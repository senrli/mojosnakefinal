==> flow/design.v <==
module avr_interface_4 (
    input clk,
    input rst,
    input cclk,
    output reg spi_miso,
    input spi_mosi,
    input spi_sck,
    input spi_ss,
    output reg [3:0] spi_channel,
    output reg tx,
    input rx,
    input [3:0] channel,
    output reg new_sample,
    output reg [9:0] sample,
    output reg [3:0] sample_channel,
    input [7:0] tx_data,
    input new_tx_data,
    output reg tx_busy,
    input tx_block,
    output reg [7:0] rx_data,
    output reg new_rx_data
  );
  localparam CLK_FREQ = 26'h2faf080;
  localparam BAUD = 19'h7a120;
  reg n_rdy;
  wire [1-1:0] M_cclk_detector_ready;
  reg [1-1:0] M_cclk_detector_cclk;
  cclk_detector_10 cclk_detector (
    .clk(clk),
    .rst(rst),
    .cclk(M_cclk_detector_cclk),
    .ready(M_cclk_detector_ready)
  );
  wire [1-1:0] M_spi_slave_miso;
  wire [1-1:0] M_spi_slave_done;
  wire [8-1:0] M_spi_slave_data_out;
  reg [1-1:0] M_spi_slave_ss;
  reg [1-1:0] M_spi_slave_mosi;
  reg [1-1:0] M_spi_slave_sck;
  reg [8-1:0] M_spi_slave_data_in;
  spi_slave_11 spi_slave (
    .clk(clk),
    .rst(n_rdy),
    .ss(M_spi_slave_ss),
    .mosi(M_spi_slave_mosi),
    .sck(M_spi_slave_sck),
    .data_in(M_spi_slave_data_in),
    .miso(M_spi_slave_miso),
    .done(M_spi_slave_done),
    .data_out(M_spi_slave_data_out)
  );
  wire [8-1:0] M_uart_rx_data;
  wire [1-1:0] M_uart_rx_new_data;
  reg [1-1:0] M_uart_rx_rx;
  uart_rx_12 uart_rx (
    .clk(clk),
    .rst(n_rdy),
    .rx(M_uart_rx_rx),
    .data(M_uart_rx_data),
    .new_data(M_uart_rx_new_data)
  );
  wire [1-1:0] M_uart_tx_tx;
  wire [1-1:0] M_uart_tx_busy;
  reg [1-1:0] M_uart_tx_block;
  reg [8-1:0] M_uart_tx_data;
  reg [1-1:0] M_uart_tx_new_data;
  uart_tx_13 uart_tx (
    .clk(clk),
    .rst(n_rdy),
    .block(M_uart_tx_block),
    .data(M_uart_tx_data),
    .new_data(M_uart_tx_new_data),
    .tx(M_uart_tx_tx),
    .busy(M_uart_tx_busy)
  );
  reg M_newSampleReg_d, M_newSampleReg_q = 1'h0;
  reg [9:0] M_sampleReg_d, M_sampleReg_q = 1'h0;
  reg [3:0] M_sampleChannelReg_d, M_sampleChannelReg_q = 1'h0;
  reg [1:0] M_byteCt_d, M_byteCt_q = 1'h0;
  reg [3:0] M_block_d, M_block_q = 1'h0;
  reg M_busy_d, M_busy_q = 1'h0;
  always @* begin
    M_byteCt_d = M_byteCt_q;
    M_newSampleReg_d = M_newSampleReg_q;
    M_busy_d = M_busy_q;
    M_sampleChannelReg_d = M_sampleChannelReg_q;
    M_block_d = M_block_q;
    M_sampleReg_d = M_sampleReg_q;
    n_rdy = ~M_cclk_detector_ready;
    M_cclk_detector_cclk = cclk;
    M_spi_slave_sck = spi_sck;
    M_spi_slave_mosi = spi_mosi;
    M_spi_slave_data_in = 8'hff;
    M_spi_slave_ss = spi_ss;
    M_uart_rx_rx = rx;
    M_uart_tx_data = tx_data;
    M_uart_tx_new_data = new_tx_data;
    M_uart_tx_block = M_busy_q;
    M_block_d = {M_block_q[0+2-:3], tx_block};
    new_sample = M_newSampleReg_q;
    sample = M_sampleReg_q;
    sample_channel = M_sampleChannelReg_q;
    tx_busy = M_uart_tx_busy;
    rx_data = M_uart_rx_data;
    new_rx_data = M_uart_rx_new_data;
    spi_channel = M_cclk_detector_ready ? channel : 4'bzzzz;
    spi_miso = M_cclk_detector_ready && !spi_ss ? M_spi_slave_miso : 1'bz;
    tx = M_cclk_detector_ready ? M_uart_tx_tx : 1'bz;
    M_newSampleReg_d = 1'h0;
    if (M_block_q[3+0-:1] ^ M_block_q[2+0-:1]) begin
      M_busy_d = 1'h0;
    end
    if (!M_uart_tx_busy && new_tx_data) begin
      M_busy_d = 1'h1;
    end
    if (spi_ss) begin
      M_byteCt_d = 1'h0;
    end
    if (M_spi_slave_done) begin
      if (M_byteCt_q == 1'h0) begin
        M_sampleReg_d[0+7-:8] = M_spi_slave_data_out;
        M_byteCt_d = 1'h1;
      end else begin
        if (M_byteCt_q == 1'h1) begin
          M_sampleReg_d[8+1-:2] = M_spi_slave_data_out[0+1-:2];
          M_sampleChannelReg_d = M_spi_slave_data_out[4+3-:4];
          M_byteCt_d = 2'h2;
          M_newSampleReg_d = 1'h1;
        end
      end
    end
  end
  always @(posedge clk) begin
    M_block_q <= M_block_d;
    M_busy_q <= M_busy_d;
    if (n_rdy == 1'b1) begin
      M_newSampleReg_q <= 1'h0;
      M_sampleReg_q <= 1'h0;
      M_sampleChannelReg_q <= 1'h0;
      M_byteCt_q <= 1'h0;
    end else begin
      M_newSampleReg_q <= M_newSampleReg_d;
      M_sampleReg_q <= M_sampleReg_d;
      M_sampleChannelReg_q <= M_sampleChannelReg_d;
      M_byteCt_q <= M_byteCt_d;
    end
  end
endmodule
module cclk_detector_10 (
    input clk,
    input rst,
    input cclk,
    output reg ready
  );
  localparam CLK_FREQ = 26'h2faf080;
  localparam CTR_SIZE = 4'he;
  reg [13:0] M_ctr_d, M_ctr_q = 1'h0;
  always @* begin
    M_ctr_d = M_ctr_q;
    ready = (&M_ctr_q);
    if (cclk == 1'h0) begin
      M_ctr_d = 1'h0;
    end else begin
      if (!(&M_ctr_q)) begin
        M_ctr_d = M_ctr_q + 1'h1;
      end
    end
  end
  always @(posedge clk) begin
    if (rst == 1'b1) begin
      M_ctr_q <= 1'h0;
    end else begin
      M_ctr_q <= M_ctr_d;
    end
  end
endmodule
module spi_slave_11 (
    input clk,
    input rst,
    input ss,
    input mosi,
    output reg miso,
    input sck,
    output reg done,
    input [7:0] data_in,
    output reg [7:0] data_out
  );
  localparam CPOL = 1'h0;
  localparam CPHA = 1'h0;
  reg [2:0] M_bit_ct_d, M_bit_ct_q = 1'h0;
  reg [7:0] M_data_d, M_data_q = 1'h0;
  reg M_mosi_reg_d, M_mosi_reg_q = 1'h0;
  reg M_miso_reg_d, M_miso_reg_q = 1'h0;
  reg [1:0] M_sck_reg_d, M_sck_reg_q = 1'h0;
  reg M_ss_reg_d, M_ss_reg_q = 1'h0;
  reg [7:0] M_data_out_reg_d, M_data_out_reg_q = 1'h0;
  reg M_done_reg_d, M_done_reg_q = 1'h0;
  always @* begin
    M_data_d = M_data_q;
    M_data_out_reg_d = M_data_out_reg_q;
    M_mosi_reg_d = M_mosi_reg_q;
    M_miso_reg_d = M_miso_reg_q;
    M_ss_reg_d = M_ss_reg_q;
    M_bit_ct_d = M_bit_ct_q;
    M_sck_reg_d = M_sck_reg_q;
    M_done_reg_d = M_done_reg_q;
    miso = M_miso_reg_q;
    done = M_done_reg_q;
    data_out = M_data_out_reg_q;
    M_ss_reg_d = ss;
    M_mosi_reg_d = mosi;
    M_sck_reg_d = {M_sck_reg_q[0+0-:1], sck};
    M_done_reg_d = 1'h0;
    if (M_ss_reg_q) begin
      M_bit_ct_d = 3'h7;
      M_data_d = data_in;
      M_miso_reg_d = data_in[7+0-:1];
    end else begin
      if (M_sck_reg_q == 2'h1) begin
        M_data_out_reg_d[(M_bit_ct_q)*1+0-:1] = M_mosi_reg_q;
        M_bit_ct_d = M_bit_ct_q - 1'h1;
        if (M_bit_ct_q == 1'h0) begin
          M_done_reg_d = 1'h1;
          M_data_d = data_in;
        end
      end else begin
        if (M_sck_reg_q == 2'h2) begin
          M_miso_reg_d = M_data_q[(M_bit_ct_q)*1+0-:1];
        end
      end
    end
  end
  always @(posedge clk) begin
    M_mosi_reg_q <= M_mosi_reg_d;
    M_miso_reg_q <= M_miso_reg_d;
    M_sck_reg_q <= M_sck_reg_d;
    M_ss_reg_q <= M_ss_reg_d;
    M_data_out_reg_q <= M_data_out_reg_d;
    M_done_reg_q <= M_done_reg_d;
    if (rst == 1'b1) begin
      M_bit_ct_q <= 1'h0;
      M_data_q <= 1'h0;
    end else begin
      M_bit_ct_q <= M_bit_ct_d;
      M_data_q <= M_data_d;
    end
  end
endmodule
module uart_rx_12 (
    input clk,
    input rst,
    input rx,
    output reg [7:0] data,
    output reg new_data
  );
  localparam CLK_FREQ = 26'h2faf080;
  localparam BAUD = 19'h7a120;
  localparam CLK_PER_BIT = 28'h0000064;
  localparam CTR_SIZE = 3'h7;
  localparam IDLE_state = 2'd0;
  localparam WAIT_HALF_state = 2'd1;
  localparam WAIT_FULL_state = 2'd2;
  localparam WAIT_HIGH_state = 2'd3;
  reg [1:0] M_state_d, M_state_q = IDLE_state;
  reg [6:0] M_ctr_d, M_ctr_q = 1'h0;
  reg [2:0] M_bitCtr_d, M_bitCtr_q = 1'h0;
  reg [7:0] M_savedData_d, M_savedData_q = 1'h0;
  reg M_newData_d, M_newData_q = 1'h0;
  reg M_rxd_d, M_rxd_q = 1'h0;
  always @* begin
    M_state_d = M_state_q;
    M_ctr_d = M_ctr_q;
    M_savedData_d = M_savedData_q;
    M_bitCtr_d = M_bitCtr_q;
    M_newData_d = M_newData_q;
    M_rxd_d = M_rxd_q;
    M_rxd_d = rx;
    M_newData_d = 1'h0;
    data = M_savedData_q;
    new_data = M_newData_q;
    case (M_state_q)
      IDLE_state: begin
        M_bitCtr_d = 1'h0;
        M_ctr_d = 1'h0;
        if (M_rxd_q == 1'h0) begin
          M_state_d = WAIT_HALF_state;
        end
      end
      WAIT_HALF_state: begin
        M_ctr_d = M_ctr_q + 1'h1;
        if (M_ctr_q == 28'h0000032) begin
          M_ctr_d = 1'h0;
          M_state_d = WAIT_FULL_state;
        end
      end
      WAIT_FULL_state: begin
        M_ctr_d = M_ctr_q + 1'h1;
        if (M_ctr_q == 29'h00000063) begin
          M_savedData_d = {M_rxd_q, M_savedData_q[1+6-:7]};
          M_bitCtr_d = M_bitCtr_q + 1'h1;
          M_ctr_d = 1'h0;
          if (M_bitCtr_q == 3'h7) begin
            M_state_d = WAIT_HIGH_state;
            M_newData_d = 1'h1;
          end
        end
      end
      WAIT_HIGH_state: begin
        if (M_rxd_q == 1'h1) begin
          M_state_d = IDLE_state;
        end
      end
      default: begin
        M_state_d = IDLE_state;
      end
    endcase
  end
  always @(posedge clk) begin
    M_ctr_q <= M_ctr_d;
    M_bitCtr_q <= M_bitCtr_d;
    M_savedData_q <= M_savedData_d;
    M_newData_q <= M_newData_d;
    M_rxd_q <= M_rxd_d;
    if (rst == 1'b1) begin
      M_state_q <= 1'h0;
    end else begin
      M_state_q <= M_state_d;
    end
  end
endmodule
module uart_tx_13 (
    input clk,
    input rst,
    output reg tx,
    input block,
    output reg busy,
    input [7:0] data,
    input new_data
  );
  localparam CLK_FREQ = 26'h2faf080;
  localparam BAUD = 19'h7a120;
  localparam CLK_PER_BIT = 28'h0000064;
  localparam CTR_SIZE = 3'h7;
  localparam IDLE_state = 2'd0;
  localparam START_BIT_state = 2'd1;
  localparam DATA_state = 2'd2;
  localparam STOP_BIT_state = 2'd3;
  reg [1:0] M_state_d, M_state_q = IDLE_state;
  reg [6:0] M_ctr_d, M_ctr_q = 1'h0;
  reg [2:0] M_bitCtr_d, M_bitCtr_q = 1'h0;
  reg [7:0] M_savedData_d, M_savedData_q = 1'h0;
  reg M_txReg_d, M_txReg_q = 1'h0;
  reg M_blockFlag_d, M_blockFlag_q = 1'h0;
  always @* begin
    M_state_d = M_state_q;
    M_ctr_d = M_ctr_q;
    M_blockFlag_d = M_blockFlag_q;
    M_txReg_d = M_txReg_q;
    M_savedData_d = M_savedData_q;
    M_bitCtr_d = M_bitCtr_q;
    tx = M_txReg_q;
    busy = 1'h1;
    M_blockFlag_d = block;
    case (M_state_q)
      IDLE_state: begin
        M_txReg_d = 1'h1;
        if (!M_blockFlag_q) begin
          busy = 1'h0;
          M_bitCtr_d = 1'h0;
          M_ctr_d = 1'h0;
          if (new_data) begin
            M_savedData_d = data;
            M_state_d = START_BIT_state;
          end
        end
      end
      START_BIT_state: begin
        M_ctr_d = M_ctr_q + 1'h1;
        M_txReg_d = 1'h0;
        if (M_ctr_q == 29'h00000063) begin
          M_ctr_d = 1'h0;
          M_state_d = DATA_state;
        end
      end
      DATA_state: begin
        M_txReg_d = M_savedData_q[(M_bitCtr_q)*1+0-:1];
        M_ctr_d = M_ctr_q + 1'h1;
        if (M_ctr_q == 29'h00000063) begin
          M_ctr_d = 1'h0;
          M_bitCtr_d = M_bitCtr_q + 1'h1;
          if (M_bitCtr_q == 3'h7) begin
            M_state_d = STOP_BIT_state;
          end
        end
      end
      STOP_BIT_state: begin
        M_txReg_d = 1'h1;
        M_ctr_d = M_ctr_q + 1'h1;
        if (M_ctr_q == 29'h00000063) begin
          M_state_d = IDLE_state;
        end
      end
      default: begin
        M_state_d = IDLE_state;
      end
    endcase
  end
  always @(posedge clk) begin
    M_ctr_q <= M_ctr_d;
    M_bitCtr_q <= M_bitCtr_d;
    M_savedData_q <= M_savedData_d;
    M_txReg_q <= M_txReg_d;
    M_blockFlag_q <= M_blockFlag_d;
    if (rst == 1'b1) begin
      M_state_q <= 1'h0;
    end else begin
      M_state_q <= M_state_d;
    end
  end
endmodule
Reports on avr_interface_4
Tool output for the design above, in the order of the flow.
Line numbers count from 1 in the design file above.
The mark - stands for no value.
Design
  design top: avr_interface_4
  clock: clk
  cell library: sky130hd
  corner: tt_025C_1v80

Word level
Source: Yosys, flattened and elaborated, memories not mapped. Widths are those after wreduce. Registers that Yosys merges into a memory's read port (data or address) are not register bits. Print and check cells do not count.
Cells by class
  equal/unequal tests: 25
  bitwise logic cells: 14
  shifts and indexed selects: 4
  $add $sub $neg: 11
  mux-type cells: 49
  reduce/logical cells: 31
Operator list (count)
  subtractor 32 x 1 -> 32 bit with constant B: 2
  variable part select 8 x 32 -> 1 bit: 2
  2-to-1 mux 8 bit: 8
  parallel mux 7 bit (select 3 bit): 2
  variable shift 1 x 33 -> 8 bit: 1
  variable shift 1 x 33 -> 8 bit with constant A: 1
  negator 32 -> 33 bit: 1
  2-to-1 mux 2 bit: 15
  2-to-1 mux 7 bit: 4
  inequality test 2 x 1 -> 1 bit with constant B: 8
  parallel mux 2 bit (select 4 bit): 2
  2-to-1 mux 3 bit: 5
  adder 14 x 1 -> 14 bit with constant B: 1
  AND reduction 14 bit: 1
  adder 7 x 1 -> 7 bit with constant B: 2
  equality test 7 bit with constant B: 2
  AND reduction 2 bit: 6
  OR reduction 2 bit: 6
  parallel mux 3 bit (select 2 bit): 2
  inverter 1 bit: 10
  equality test 2 bit with constant B: 5
  AND reduction 3 bit: 3
  OR reduction 3 bit: 3
  equality test 2 x 1 -> 1 bit with constant B: 4
  adder 3 x 1 -> 4 bit with constant B: 2
  AND 8 bit: 1
  bitwise OR 8 bit: 1
  inverter 8 bit: 1
Other operator kinds: 17; their cells: 33.
Storage and ports
  input bits: 21
  register bits after elaboration: 105
  output and inout port bits: 31
  elaborated cells: 162

Depth
Yosys ltp: most cells in a row. Word level: on the elaborated netlist, between registers, memories and ports. Mapped: between sequential cells and ports; inverters and the memories' decode and read muxes count.
Depth
  depth after elaboration: 7
  ABC_AREA: 1
  gate-level depth with buffers: 16
  gate-level depth less buffers: 16

Netlist
Source: synth_stat.txt of the flow (Yosys; design flattened, memories mapped). It holds for the ABC_AREA given above (unset counts as 0); a run with the other value may have another netlist.
Synthesis totals
  standard cells after synthesis: 518
  sequential area: 0.0024023 mm²
  synthesis area: 0.004647 mm²
  buffer cells: 11
  mapped flip-flops: 98
Cell types
  sky130_fd_sc_hd__edfxtp_1: count 44, area in all 1.32E+03 µm²
  sky130_fd_sc_hd__dfxtp_1: count 54, area in all 1.08E+03 µm²
  sky130_fd_sc_hd__nand2_1: count 98, area in all 367.853 µm²
  sky130_fd_sc_hd__ha_1: count 24, area in all 300.288 µm²
  sky130_fd_sc_hd__inv_1: count 63, area in all 236.477 µm²
  sky130_fd_sc_hd__nor2_1: count 57, area in all 213.955 µm²
  sky130_fd_sc_hd__nand3_1: count 36, area in all 180.173 µm²
  sky130_fd_sc_hd__a21oi_1: count 25, area in all 125.12 µm²
  sky130_fd_sc_hd__nand4_1: count 15, area in all 93.84 µm²
  sky130_fd_sc_hd__xor2_1: count 9, area in all 78.826 µm²
  sky130_fd_sc_hd__xnor2_1: count 8, area in all 70.067 µm²
  sky130_fd_sc_hd__nor2_2: count 8, area in all 50.048 µm²
  sky130_fd_sc_hd__o21ai_1: count 9, area in all 45.043 µm²
  sky130_fd_sc_hd__inv_2: count 9, area in all 33.782 µm²
  sky130_fd_sc_hd__a31oi_1: count 5, area in all 31.28 µm²
  sky130_fd_sc_hd__buf_4: count 4, area in all 30.029 µm²
  sky130_fd_sc_hd__nand3_2: count 3, area in all 30.029 µm²
  sky130_fd_sc_hd__nor3_1: count 5, area in all 25.024 µm²
Other cell types: 25; their cells: 42.

Timing after synthesis
Source: OpenSTA report_checks on the synthesized netlist (no wires, ideal clock, input and output delay 20% of the period each), path of least setup slack; recovery checks are left aside. Register names are those of the netlist, which keeps one name where synthesis merged equal registers.
Timing post-synthesis
  kind: register to register
  start point: register spi_slave.M_bit_ct_q[0]
  end point: register spi_slave.M_data_out_reg_q[3]
  data required time: 3861 ps
  driving pins on the path: 15
  clock period: 4110 ps
  arrival: 2231 ps
  launch time at the first pin: 0 ps
  slack: 1630 ps
  buffers on the path: 0
  library setup time: 249 ps
  path delay: 2480 ps
  period reached after synthesis: 2480 ps
"path delay" = arrival - input delay + setup time.
"driving pins on the path" counts driving pins, that of a launching flip-flop among them; a cell with two outputs on the path counts twice.
"period reached after synthesis" = period - worst setup slack (recovery checks aside). The figure is calculated, with input and output delays left at 20% of the set period.
Between the ends stands the longest chain of elaborated cells between them, by number of cells; it is not shown to be the way that was timed. Of several equally long chains one is given.
A line is the first line of the expression or statement that the cell stems from. Yosys adds cells for indexed reads and writes and turns some case tables into memories.
Between the ends, post-synthesis
  cell sequence: sky130_fd_sc_hd__dfxtp_1 sky130_fd_sc_hd__inv_2 sky130_fd_sc_hd__ha_1 sky130_fd_sc_hd__nor2_2 sky130_fd_sc_hd__nand2_1 sky130_fd_sc_hd__inv_1 sky130_fd_sc_hd__ha_1 sky130_fd_sc_hd__nand2_1 sky130_fd_sc_hd__nor2_1 sky130_fd_sc_hd__a21oi_4 sky130_fd_sc_hd__nand4_4 sky130_fd_sc_hd__nor2_2 sky130_fd_sc_hd__nand3_1 sky130_fd_sc_hd__nand2_1 sky130_fd_sc_hd__inv_1
  length of the longest elaborated chain: 7
  elaborated cells on any way between the ends: 8
  those cells by class: 3 x add/sub; 2 x shift; 3 x logic
RTL lines, path post-synthesis
  from (decl): RTL line 190  | reg [2:0] M_bit_ct_d, M_bit_ct_q = 1'h0;
  from (assign): RTL line 241  | M_bit_ct_q <= 1'h0;
  from (assign): RTL line 244  | M_bit_ct_q <= M_bit_ct_d;
  adder 3 x 1 -> 4 bit: RTL line 220  | M_data_out_reg_d[(M_bit_ct_q)*1+0-:1] = M_mosi_reg_q;
  subtractor 32 x 1 -> 32 bit: RTL line 220
  negator 32 -> 33 bit: RTL line 220
  variable shift 1 x 33 -> 8 bit: RTL line 220
  inverter 8 bit: RTL line 220
  AND 8 bit: RTL line 220
  bitwise OR 8 bit: RTL line 220
  to (assign): RTL line 238  | M_data_out_reg_q <= M_data_out_reg_d;
  to (decl): RTL line 196  | reg [7:0] M_data_out_reg_d, M_data_out_reg_q = 1'h0;

Path in the finished layout
Path of least setup slack in the final report of entry A (OpenROAD, finished layout, wires in). Where an end is a register, its clock arrival counts in the times.
The path's times are printed in steps of 10 ps; the period is the one set.
Timing post-layout
  kind: register to register
  start point: register spi_slave.M_bit_ct_q[1]
  end point: register spi_slave.M_data_out_reg_q[7]
  slack: 240 ps
  driving pins on the path: 15
  launch time at the first pin: 350 ps
  arrival: 2640 ps
  data required time: 2870 ps
  buffers on the path: 0
  library setup time: 230 ps
  clock period: 2760 ps
Between the ends stands the longest chain of elaborated cells between them, by number of cells; it is not shown to be the way that was timed. Of several equally long chains one is given.
Between the ends, post-layout
  cell sequence: sky130_fd_sc_hd__dfxtp_1 sky130_fd_sc_hd__inv_1 sky130_fd_sc_hd__ha_1 sky130_fd_sc_hd__nor2_2 sky130_fd_sc_hd__nand2_1 sky130_fd_sc_hd__inv_1 sky130_fd_sc_hd__ha_1 sky130_fd_sc_hd__nand2_1 sky130_fd_sc_hd__nor2_1 sky130_fd_sc_hd__a21oi_4 sky130_fd_sc_hd__nand4_4 sky130_fd_sc_hd__nor2_2 sky130_fd_sc_hd__nand3_1 sky130_fd_sc_hd__nand2_1 sky130_fd_sc_hd__inv_1
  length of the longest elaborated chain: 7
  elaborated cells on any way between the ends: 8
  those cells by class: 3 x add/sub; 2 x shift; 3 x logic
RTL lines, path post-layout
  from (decl): RTL line 190  | reg [2:0] M_bit_ct_d, M_bit_ct_q = 1'h0;
  from (assign): RTL line 241  | M_bit_ct_q <= 1'h0;
  from (assign): RTL line 244  | M_bit_ct_q <= M_bit_ct_d;
  adder 3 x 1 -> 4 bit: RTL line 220  | M_data_out_reg_d[(M_bit_ct_q)*1+0-:1] = M_mosi_reg_q;
  subtractor 32 x 1 -> 32 bit: RTL line 220
  negator 32 -> 33 bit: RTL line 220
  variable shift 1 x 33 -> 8 bit: RTL line 220
  inverter 8 bit: RTL line 220
  AND 8 bit: RTL line 220
  bitwise OR 8 bit: RTL line 220
  to (assign): RTL line 238  | M_data_out_reg_q <= M_data_out_reg_d;
  to (decl): RTL line 196  | reg [7:0] M_data_out_reg_d, M_data_out_reg_q = 1'h0;

Memo
Re: implementation data of avr_interface_4

Flow measurements of avr_interface_4 on sky130hd: 2 stored runs with different settings, listed in no order. Input and output delays are each 20% of the period that was set; the output load is 0.01 pF.
"achieved clock period" = clock period - worst setup slack. The figure is calculated, with input and output delays left at 20% of the set period.
"time on the worst setup path" is the time allowed to the run's worst setup path (the clock period less input and output delay, where it has them) less its slack. Clock arrival times count: a late capture clock shortens it, a late launch clock lengthens it.
"time on the worst setup path" is given in steps of 10 ps.

==> entry A: settings <==
{ "period_ns": 2.76, "CORE_UTILIZATION": 29, "ABC_AREA": 1, "GPL_ROUTABILITY_DRIVEN": 1, "SLEW_MARGIN": 40, "CAP_MARGIN": 20, "CORE_MARGIN": 2 }
==> entry A: results <==
utilization in the final report: 0.355
time on the worst setup path: 2,520 ps
worst setup path type: register to register
chip area in the Yosys report: 0.004647 mm²
area of the die: 0.0170524 mm²
setup slack of the critical path: 236 ps
setup TNS: 0 ps
achieved clock period: 2,524 ps

==> entry B: settings <==
{ "period_ns": 2.29, "CORE_UTILIZATION": 59, "PLACE_DENSITY": 0.7, "CELL_PAD_IN_SITES_DETAIL_PLACEMENT": 1, "ABC_AREA": 1, "CAP_MARGIN": 15, "CORE_MARGIN": 2, "SLEW_MARGIN": 20 }
==> entry B: results <==
not finished: routing ended with error DPL-0033
