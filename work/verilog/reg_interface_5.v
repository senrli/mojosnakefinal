==> flow/design.v <==
module reg_interface_5 (
    input clk,
    input rst,
    input [7:0] rx_data,
    input new_rx_data,
    output reg [7:0] tx_data,
    output reg new_tx_data,
    input tx_busy,
    output reg [65:0] regOut,
    input [32:0] regIn
  );
  localparam CLK_FREQ = 26'h2faf080;
  localparam IDLE_state = 3'd0;
  localparam GET_ADDR_state = 3'd1;
  localparam WRITE_state = 3'd2;
  localparam REQUEST_WRITE_state = 3'd3;
  localparam REQUEST_READ_state = 3'd4;
  localparam WAIT_READ_state = 3'd5;
  localparam READ_RESULT_state = 3'd6;
  reg [2:0] M_state_d, M_state_q = IDLE_state;
  reg [5:0] M_addr_ct_d, M_addr_ct_q = 1'h0;
  reg [1:0] M_byte_ct_d, M_byte_ct_q = 1'h0;
  reg M_inc_d, M_inc_q = 1'h0;
  reg M_wr_d, M_wr_q = 1'h0;
  reg [23:0] M_timeout_d, M_timeout_q = 1'h0;
  reg [31:0] M_addr_d, M_addr_q = 1'h0;
  reg [31:0] M_data_d, M_data_q = 1'h0;
  always @* begin
    M_state_d = M_state_q;
    M_data_d = M_data_q;
    M_byte_ct_d = M_byte_ct_q;
    M_addr_ct_d = M_addr_ct_q;
    M_wr_d = M_wr_q;
    M_addr_d = M_addr_q;
    M_timeout_d = M_timeout_q;
    M_inc_d = M_inc_q;
    regOut[0+0-:1] = 1'h0;
    regOut[1+0-:1] = 1'bx;
    regOut[2+31-:32] = M_addr_q;
    regOut[34+31-:32] = M_data_q;
    tx_data = 1'bx;
    new_tx_data = 1'h0;
    M_timeout_d = M_timeout_q + 1'h1;
    if (new_rx_data) begin
      M_timeout_d = 1'h0;
    end
    case (M_state_q)
      IDLE_state: begin
        M_timeout_d = 1'h0;
        M_byte_ct_d = 1'h0;
        if (new_rx_data) begin
          M_wr_d = rx_data[7+0-:1];
          M_inc_d = rx_data[6+0-:1];
          M_addr_ct_d = rx_data[0+5-:6];
          M_state_d = GET_ADDR_state;
        end
      end
      GET_ADDR_state: begin
        if (new_rx_data) begin
          M_addr_d = {rx_data, M_addr_q[8+23-:24]};
          M_byte_ct_d = M_byte_ct_q + 1'h1;
          if (M_byte_ct_q == 2'h3) begin
            if (M_wr_q) begin
              M_state_d = WRITE_state;
            end else begin
              M_state_d = REQUEST_READ_state;
            end
          end
        end
      end
      WRITE_state: begin
        if (new_rx_data) begin
          M_data_d = {rx_data, M_data_q[8+23-:24]};
          M_byte_ct_d = M_byte_ct_q + 1'h1;
          if (M_byte_ct_q == 2'h3) begin
            M_state_d = REQUEST_WRITE_state;
          end
        end
      end
      REQUEST_WRITE_state: begin
        regOut[0+0-:1] = 1'h1;
        regOut[1+0-:1] = 1'h1;
        M_addr_ct_d = M_addr_ct_q - 1'h1;
        if (M_addr_ct_q == 1'h0) begin
          M_state_d = IDLE_state;
        end else begin
          M_state_d = WRITE_state;
          if (M_inc_q) begin
            M_addr_d = M_addr_q + 1'h1;
          end
        end
      end
      REQUEST_READ_state: begin
        regOut[0+0-:1] = 1'h1;
        regOut[1+0-:1] = 1'h0;
        if (regIn[32+0-:1]) begin
          M_data_d = regIn[0+31-:32];
          M_state_d = READ_RESULT_state;
        end else begin
          M_state_d = WAIT_READ_state;
        end
      end
      WAIT_READ_state: begin
        if (regIn[32+0-:1]) begin
          M_data_d = regIn[0+31-:32];
          M_state_d = READ_RESULT_state;
        end
      end
      READ_RESULT_state: begin
        M_timeout_d = 1'h0;
        if (!tx_busy) begin
          tx_data = M_data_q[0+7-:8];
          M_data_d = M_data_q >> 4'h8;
          new_tx_data = 1'h1;
          M_byte_ct_d = M_byte_ct_q + 1'h1;
          if (M_byte_ct_q == 2'h3) begin
            M_addr_ct_d = M_addr_ct_q - 1'h1;
            if (M_addr_ct_q == 1'h0) begin
              M_state_d = IDLE_state;
            end else begin
              M_state_d = REQUEST_READ_state;
              if (M_inc_q) begin
                M_addr_d = M_addr_q + 1'h1;
              end
            end
          end
        end
      end
    endcase
    if ((&M_timeout_q)) begin
      M_state_d = IDLE_state;
    end
  end
  always @(posedge clk) begin
    M_addr_ct_q <= M_addr_ct_d;
    M_byte_ct_q <= M_byte_ct_d;
    M_inc_q <= M_inc_d;
    M_wr_q <= M_wr_d;
    M_timeout_q <= M_timeout_d;
    M_addr_q <= M_addr_d;
    M_data_q <= M_data_d;
    if (rst == 1'b1) begin
      M_state_q <= 1'h0;
    end else begin
      M_state_q <= M_state_d;
    end
  end
endmodule
From RTL to reports: reg_interface_5
What the tools print for reg_interface_5, step after step.
Line numbers count from 1 in the design file above.
Operators: Yosys type, input widths -> output width; for muxes data width and select width s.
Cell names lack the library's common part.
{ "design": {"top": "reg_interface_5", "clock_port": "clk", "library": "sky130hd", "pvt_corner": "tt_025C_1v80"} }

Elaborated design
Yosys after proc, flatten, opt, wreduce and memory -nomap, before mapping. Memory bits, and registers merged into a memory's read port (data or address), are not among the register bits. Print and check cells are not counted. Equal cells are merged and count once.
{ "op_classes": {"add_sub_neg": 4, "equal": 17, "muxes": 36, "reduce_logical": 19} }
{ "ops": {"columns": ["op", "count"], "rows": [
  ["$mux 32", 8],
  ["$pmux 32 s3", 2],
  ["$add 32x1->32 const B", 1],
  ["$mux 3", 10],
  ["$add 24x1->24 const B", 1],
  ["$reduce_and 24->1", 1],
  ["$pmux 3 s7", 1],
  ["$pmux 6 s3", 1],
  ["$mux 6", 3],
  ["$ne 2x2->1 const B", 8],
  ["$mux 8", 2],
  ["$reduce_and 4->1", 3],
  ["$eq 3x3->1 const B", 3],
  ["$reduce_and 9->1", 1],
  ["$reduce_or 2->1", 4],
  ["$reduce_bool 4->1", 2],
  ["$mux 2", 4],
  ["$reduce_bool 7->1", 1],
  ["$eq 3x2->1 const B", 2],
  ["$reduce_bool 3->1", 2],
  ["$sub 6x1->6 const B", 1],
  ["$logic_not 6->1", 1],
  ["$pmux 2 s3", 1],
  ["$ne 2x1->1 const B", 2],
  ["$eq 3x1->1 const B", 1],
  ["$logic_not 3->1", 1],
  ["$reduce_and 3->1", 1],
  ["$reduce_or 3->1", 1]
]} }
Other operator kinds: 5; their cells: 7.
{ "bits": {"regBits": 101, "inputBits": 45, "out_inout_bits": 75} }

Logic depth
Depth = most cells in a row (Yosys ltp): at word level without a register or memory, in the mapped netlist without a sequential cell, where the memories' decode and read muxes count.
{ "depth": {"word_depth": 6, "ABC_AREA": 0, "ltp_mapped": 6, "depth_no_buf": 6} }

Synthesis result
The flow's flattened synthesis, as Yosys stat reports it; memories are mapped. The netlist is that of the ABC_AREA named above (0 if unset); the other value can give another one.
Totals and module areas in this step are rounded.
{ "by_type": {"columns": ["cell_type", "count", "type_area_um2"], "rows": [
  ["edfxtp_1", 74, 2.22E+03],
  ["dfxtp_1", 27, 540.518],
  ["mux2_2", 24, 270.259],
  ["nand2_1", 44, 165.158],
  ["or4_1", 20, 150.144],
  ["a21oi_1", 27, 135.13],
  ["nor2_1", 36, 135.13],
  ["o31ai_1", 18, 135.13],
  ["xnor2_1", 14, 122.618],
  ["o21ai_0", 24, 120.115],
  ["xor2_1", 13, 113.859],
  ["nand3_1", 22, 110.106],
  ["a31oi_1", 17, 106.352],
  ["clkbuf_1", 25, 93.84],
  ["and2_1", 13, 81.328],
  ["a22o_1", 9, 78.826],
  ["nand2b_1", 10, 62.56],
  ["nand4_1", 9, 56.304]
]} }
Not listed: further types 27, cells in them 91.
{ "synth_totals": {"cell_count": 517, "area_um2": 5309, "sequential_area_um2": 2763, "ff_cells": 101, "buffers": 28} }

Path before layout
OpenSTA on the mapped netlist: ideal clock, no wires. The path of least setup slack (recovery checks aside). Input and output delay are each 20% of the period. Register names are those of the netlist, which keeps one name where synthesis merged equal registers.
{ "synth_path": {"kind": "reg2reg", "start": "register M_state_q[2]", "end": "register M_addr_q[0]", "tclk_ns": 3.17, "setup_ns": 0.432, "arrival_time_ns": 2.750, "required_time_ns": 2.738, "path_slack_ns": -0.011, "delay_ns": 3.182, "path_stages": 7, "path_buffers": 2, "period_less_setup_slack_ns": 3.181} }
"delay_ns" is the arrival time less input delay plus setup time.
"path_stages": output pins that drive a net of the path, with the launching flip-flop's if there is one; two outputs of one cell count as two.
"period_less_setup_slack_ns" = period - worst setup slack (recovery checks aside). The figure is calculated, with input and output delays left at 20% of the set period.
Between the ends stands the longest chain of elaborated cells between them, by number of cells; it is not shown to be the way that was timed. Of several equally long chains one is given.
Each line given opens the expression or statement behind the cell; cells for indexed reads and writes are added by Yosys, which also makes memories of some case tables.
Only ways into the end's enable, where the timed path ends, are counted here.
{ "synth_via": {"path_cell_list": "dfxtp_1 -> clkbuf_1 -> xor2_1 -> nand2_1 -> clkbuf_1 -> a21oi_1 -> a21oi_1", "elab_chain_len": 3} }
{ "synth_rtl": {"columns": ["element", "line_no", "rtl"], "rows": [
  ["from (decl)", 20, "reg [2:0] M_state_d, M_state_q = IDLE_state;"],
  ["from (assign)", 143, "M_state_q <= 1'h0;"],
  ["from (assign)", 145, "M_state_q <= M_state_d;"],
  ["$eq 3x2->1", 47, "case (M_state_q)"],
  ["$reduce_bool 3->1", null, null],
  ["$reduce_and 4->1", null, null],
  ["to (assign)", 140, "M_addr_q <= M_addr_d;"],
  ["to (decl)", 26, "reg [31:0] M_addr_d, M_addr_q = 1'h0;"]
]} }

Worst path after layout
Path of least setup slack in the final report of run A (OpenROAD, finished layout, wires in). Where an end is a register, its clock arrival counts in the times.
{ "layout_path": {"kind": "in2out", "start": "input tx_busy", "end": "output tx_data[6]", "tclk_ns": 2.88, "in_delay_ns": 0.58, "out_delay_ns": 0.58, "arrival_time_ns": 2.09, "required_time_ns": 2.30, "path_slack_ns": 0.22, "path_stages": 6, "path_buffers": 3} }
Between the ends stands the longest chain of elaborated cells between them, by number of cells; it is not shown to be the way that was timed. Of several equally long chains one is given.
{ "layout_via": {"path_cell_list": "clkdlybuf4s50_1 -> nand2b_1 -> nor2_1 -> buf_4 -> and2_1 -> clkdlybuf4s50_1", "elab_chain_len": 2} }
{ "layout_rtl": {"columns": ["element", "line_no", "rtl"], "rows": [
  ["from (decl)", 8, "input tx_busy,"],
  ["$mux 8", 111, "if (!tx_busy) begin"],
  ["$mux 8", 47, "case (M_state_q)"],
  ["to (decl)", 6, "output reg [7:0] tx_data,"]
]} }

==> results <==
Top module reg_interface_5; platform sky130hd; tools Yosys and OpenROAD; 2 stored runs in no particular order. Input and output delays are each 20% of the period that was set; the output load is 0.01 pF.
"achieved_clock_period_ns": clock period set for the run, less the worst setup slack. It is reckoned from that one timing run; input and output delays stay at 20% of the period that was set.
"worst_path_ns": the worst setup path's part of the clock period (all of it between registers, 20% less for each end at a port) less its slack. A launch clock that arrives late makes it longer, a capture clock that arrives late makes it shorter.
By "totalPower_uw" is meant OpenSTA's value without simulated activity: inputs other than the clock are taken to toggle once in ten clock periods, and the tool carries that through the logic.
The results are shown rounded.
[
  {
    "run": "run A",
    "settings": { "period_ns": 2.88, "CORE_UTILIZATION": 35, "PLACE_DENSITY_LB_ADDON": 0.24, "TNS_END_PERCENT": 40, "ABC_AREA": 0, "CTS_CLUSTER_DIAMETER": 359, "CAP_MARGIN": 20, "CORE_MARGIN": 2, "SLEW_MARGIN": 20 },
    "results": { "holdWs_ns": 0.479, "dieArea_um2": 16170, "totalPower_uw": 4154, "layout_stdcell_area_um2": 7028, "worstSetupSlack_ns": 0.215, "yosys_chip_area_um2": 5309, "worst_path_ns": 1.51, "timing.worst_path_kind": "in2out", "final_util_frac": 0.467, "total_negative_slack_ns": 0.000, "achieved_clock_period_ns": 2.665 }
  },
  {
    "run": "run B",
    "settings": { "period_ns": 3.52, "CAP_MARGIN": 20, "CORE_MARGIN": 2, "CORE_UTILIZATION": 40, "SLEW_MARGIN": 20 },
    "results": { "dieArea_um2": 14210, "achieved_clock_period_ns": 2.995, "total_negative_slack_ns": 0.000, "final_util_frac": 0.535, "holdWs_ns": 0.482, "totalPower_uw": 3457, "worst_path_ns": 1.59, "timing.worst_path_kind": "in2out", "layout_stdcell_area_um2": 6997, "yosys_chip_area_um2": 5309, "worstSetupSlack_ns": 0.525 }
  }
]
