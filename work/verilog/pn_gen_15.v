==> flow/design.v <==
module pn_gen_15 (
    input clk,
    input rst,
    input next,
    input [31:0] seed,
    output reg [31:0] num
  );
  localparam SEED = 128'h843233523a613966423b622562592c62;
  reg [31:0] M_x_d, M_x_q = 1'h0;
  reg [31:0] M_y_d, M_y_q = 1'h0;
  reg [31:0] M_z_d, M_z_q = 1'h0;
  reg [31:0] M_w_d, M_w_q = 1'h0;
  reg [31:0] t;
  always @* begin
    M_w_d = M_w_q;
    M_x_d = M_x_q;
    M_y_d = M_y_q;
    M_z_d = M_z_q;
    num = M_w_q;
    t = M_x_q ^ (M_x_q << 4'hb);
    if (next) begin
      M_x_d = M_y_q;
      M_y_d = M_z_q;
      M_z_d = M_w_q;
      M_w_d = M_w_q ^ (M_w_q >> 5'h13) ^ t ^ (t >> 4'h8);
    end
    if (rst) begin
      M_x_d = 32'h62592c62;
      M_y_d = 32'h423b6225;
      M_z_d = 32'h3a613966;
      M_w_d = 32'h84323352 ^ seed;
    end
  end
  always @(posedge clk) begin
    M_x_q <= M_x_d;
    M_y_q <= M_y_d;
    M_z_q <= M_z_d;
    M_w_q <= M_w_d;
  end
endmodule
# Reports on pn_gen_15
# Tool output for the design above, in the order of the flow.
# Lines are those of the file above, counted from 1.
# Operators: Yosys type, input widths -> output width; for muxes data width and select width s.
# Cell names lack the library's common part.
# A cell with -- has no value.
dict set report setup {
  top_module {pn_gen_15}
  clock_port {clk}
  library {sky130hd}
  pvt_corner {tt_025C_1v80}
}

# Word-level counts
# Counts by Yosys on the flattened word-level netlist (proc, flatten, opt, wreduce; memories kept). Register bits leave out memories and registers merged into their read ports (data or address). Print and check cells are left out. Cells with the same type and inputs are merged into one.
dict set report word_totals {
  output_inout_bits 32
  elab_cells 12
  register_bits 128
  in_bits 35
}
dict set report op_classes {
  bitwise 5
  reduce_and_logical 1
  mux 2
}
# op n
set op_table {}
lappend op_table {{$xor 32x32->32} 2}
lappend op_table {{$mux 32} 2}
lappend op_table {{$xor 32x13->32} 1}
lappend op_table {{$xor 32x24->32} 1}
lappend op_table {{$not 12->12} 1}
lappend op_table {{$reduce_bool 2->1} 1}

# Depth
# Depth = most cells in a row (Yosys ltp): at word level without a register or memory, in the mapped netlist without a sequential cell, where the memories' decode and read muxes count.
dict set report depth {
  ltp_word 5
  ABC_AREA 1
  ltp_mapped 9
}

# After synthesis
# Source: synth_stat.txt of the flow (Yosys; design flattened, memories mapped). It holds for the ABC_AREA given above (unset counts as 0); a run with the other value may have another netlist.
# Totals and module areas in this step are rounded.
# cell n area_total_um2
set types {}
lappend types {dfxtp_1 96 1.92E+03}
lappend types {nand2_1 294 1.1E+03}
lappend types {edfxtp_1 32 960.922}
lappend types {o21ai_0 75 375.36}
lappend types {nand3_1 70 350.336}
lappend types {nor2_1 60 225.216}
lappend types {inv_1 58 217.709}
lappend types {a21oi_1 38 190.182}
lappend types {xnor2_1 14 122.618}
lappend types {buf_2 18 90.086}
lappend types {o211ai_1 11 82.579}
lappend types {or2_0 10 62.56}
lappend types {clkbuf_1 15 56.304}
lappend types {xor2_1 3 26.275}
lappend types {buf_4 3 22.522}
lappend types {a21o_1 2 15.014}
lappend types {nand3b_1 2 15.014}
lappend types {o21ai_1 3 15.014}
# Other cell types: 2; their cells: 3.
dict set report synth_totals {
  area_um2 5870
  buf_cells 37
  flip_flops 128
  cells 807
}

# Worst setup path after synthesis
# Path of least setup slack by OpenSTA after synthesis, without wires, with an ideal clock, recovery checks aside; 20% of the period is set as input and as output delay. Where synthesis merged equal registers, the netlist keeps one of their names.
dict set report synth_timing {
  path_type {input port to flip-flop}
  start {input rst}
  end {register M_w_q[0]}
  launch_ns 0.448
  slack_ns 0.361
  period_ns 2.24
  n_path_buf 2
  arrival_ns 1.490
  stages 4
  delay_ns 1.431
  synth_period_reached_ns 1.879
}
# "delay_ns" = arrival - input delay + setup time.
# "stages" counts driving pins, that of a launching flip-flop among them; a cell with two outputs on the path counts twice.
# "synth_period_reached_ns" is the clock period less the worst setup slack; recovery checks do not enter. This is arithmetic on one report: input and output delays are still those of the set period (20% each).
# Between the ends stands the longest chain of elaborated cells between them, by number of cells; it is not shown to be the way that was timed. Of several equally long chains one is given.
# A line is the first line of the expression or statement that the cell stems from. Yosys adds cells for indexed reads and writes and turns some case tables into memories.
# Only ways into the end's enable, where the timed path ends, are counted here.
dict set report synth_between {
  path_cell_list {inv_2 > buf_2 > buf_2 > nand2_1}
  elab_chain_cells 1
  cells_between 1
  cone_classes {reduce/logical: 1}
}
# element line_no
set synth_rtl {}
lappend synth_rtl {{from (decl)} 3} ;# input rst,
lappend synth_rtl {{$reduce_bool 2->1} --}
lappend synth_rtl {{to (assign)} 38} ;# M_w_q <= M_w_d;
lappend synth_rtl {{to (decl)} 12} ;# reg [31:0] M_w_d, M_w_q = 1'h0;

# Timing after layout
# Path of least setup slack in the final report of entry A (OpenROAD, finished layout, wires in). Where an end is a register, its clock arrival counts in the times.
dict set report layout_timing {
  path_type {input port to flip-flop}
  start {input rst}
  end {register M_w_q[26]}
  n_path_buf 4
  period_ns 2.0
  slack_ns 0.09
  arrival_ns 2.09
  launch_ns 0.40
  stages 6
}
# Between the ends stands the longest chain of elaborated cells between them, by number of cells; it is not shown to be the way that was timed. Of several equally long chains one is given.
# Only ways into the end's enable, where the timed path ends, are counted here.
dict set report layout_between {
  path_cell_list {clkdlybuf4s50_1 > inv_2 > buf_2 > clkbuf_4 > nand2_4 > buf_16}
  elab_chain_cells 1
  cells_between 1
  cone_classes {reduce/logical: 1}
}
# element line_no
set layout_rtl {}
lappend layout_rtl {{from (decl)} 3} ;# input rst,
lappend layout_rtl {{$reduce_bool 2->1} --}
lappend layout_rtl {{to (assign)} 38} ;# M_w_q <= M_w_d;
lappend layout_rtl {{to (decl)} 12} ;# reg [31:0] M_w_d, M_w_q = 1'h0;

; Flow measurements of pn_gen_15 on sky130hd: 2 stored runs with different settings, listed in no order. Input and output delays are each 20% of the period that was set; the output load is 0.01 pF.
; "achieved_period_ns" means the clock period less the worst setup slack. The figure is calculated, with input and output delays left at 20% of the set period.
; "power_total_uw": no workload was simulated; the value follows from the tool's default switching activity.
; The results are shown rounded.

[entry A: settings]
period_ns = 2.0
CORE_UTILIZATION = 46
PLACE_DENSITY_LB_ADDON = 0.22
CORE_ASPECT_RATIO = 0.95
CELL_PAD_IN_SITES_DETAIL_PLACEMENT = 1
ABC_AREA = 1
GPL_TIMING_DRIVEN = 0
CAP_MARGIN = 20
SLEW_MARGIN = 30
MIN_ROUTING_LAYER = met1
MAX_ROUTING_LAYER = met4
CORE_MARGIN = 2
[entry A: results]
yosys_chip_area_um2 = 5870
die_um2 = 13700
fin_util_pct = 58.9
setup_worst_slack_ns = 0.091
final_setup_tns_ns = 0.000
power_total_uw = 7880
achieved_period_ns = 1.909

[entry B: settings]
period_ns = 2.53
CORE_UTILIZATION = 56
PLACE_DENSITY_LB_ADDON = 0.21
HOLD_SLACK_MARGIN = 0.03
CORE_ASPECT_RATIO = 0.74
CELL_PAD_IN_SITES_GLOBAL_PLACEMENT = 1
CELL_PAD_IN_SITES_DETAIL_PLACEMENT = 1
TNS_END_PERCENT = 80
ABC_AREA = 0
GPL_TIMING_DRIVEN = 0
CTS_CLUSTER_SIZE = 85
CAP_MARGIN = 10
SLEW_MARGIN = 25
MIN_ROUTING_LAYER = met2
MAX_ROUTING_LAYER = met5
CORE_MARGIN = 2
[entry B: results]
yosys_chip_area_um2 = 5660
die_um2 = 10900
fin_util_pct = 72.0
setup_worst_slack_ns = 0.133
final_setup_tns_ns = 0.000
power_total_uw = 6790
achieved_period_ns = 2.397
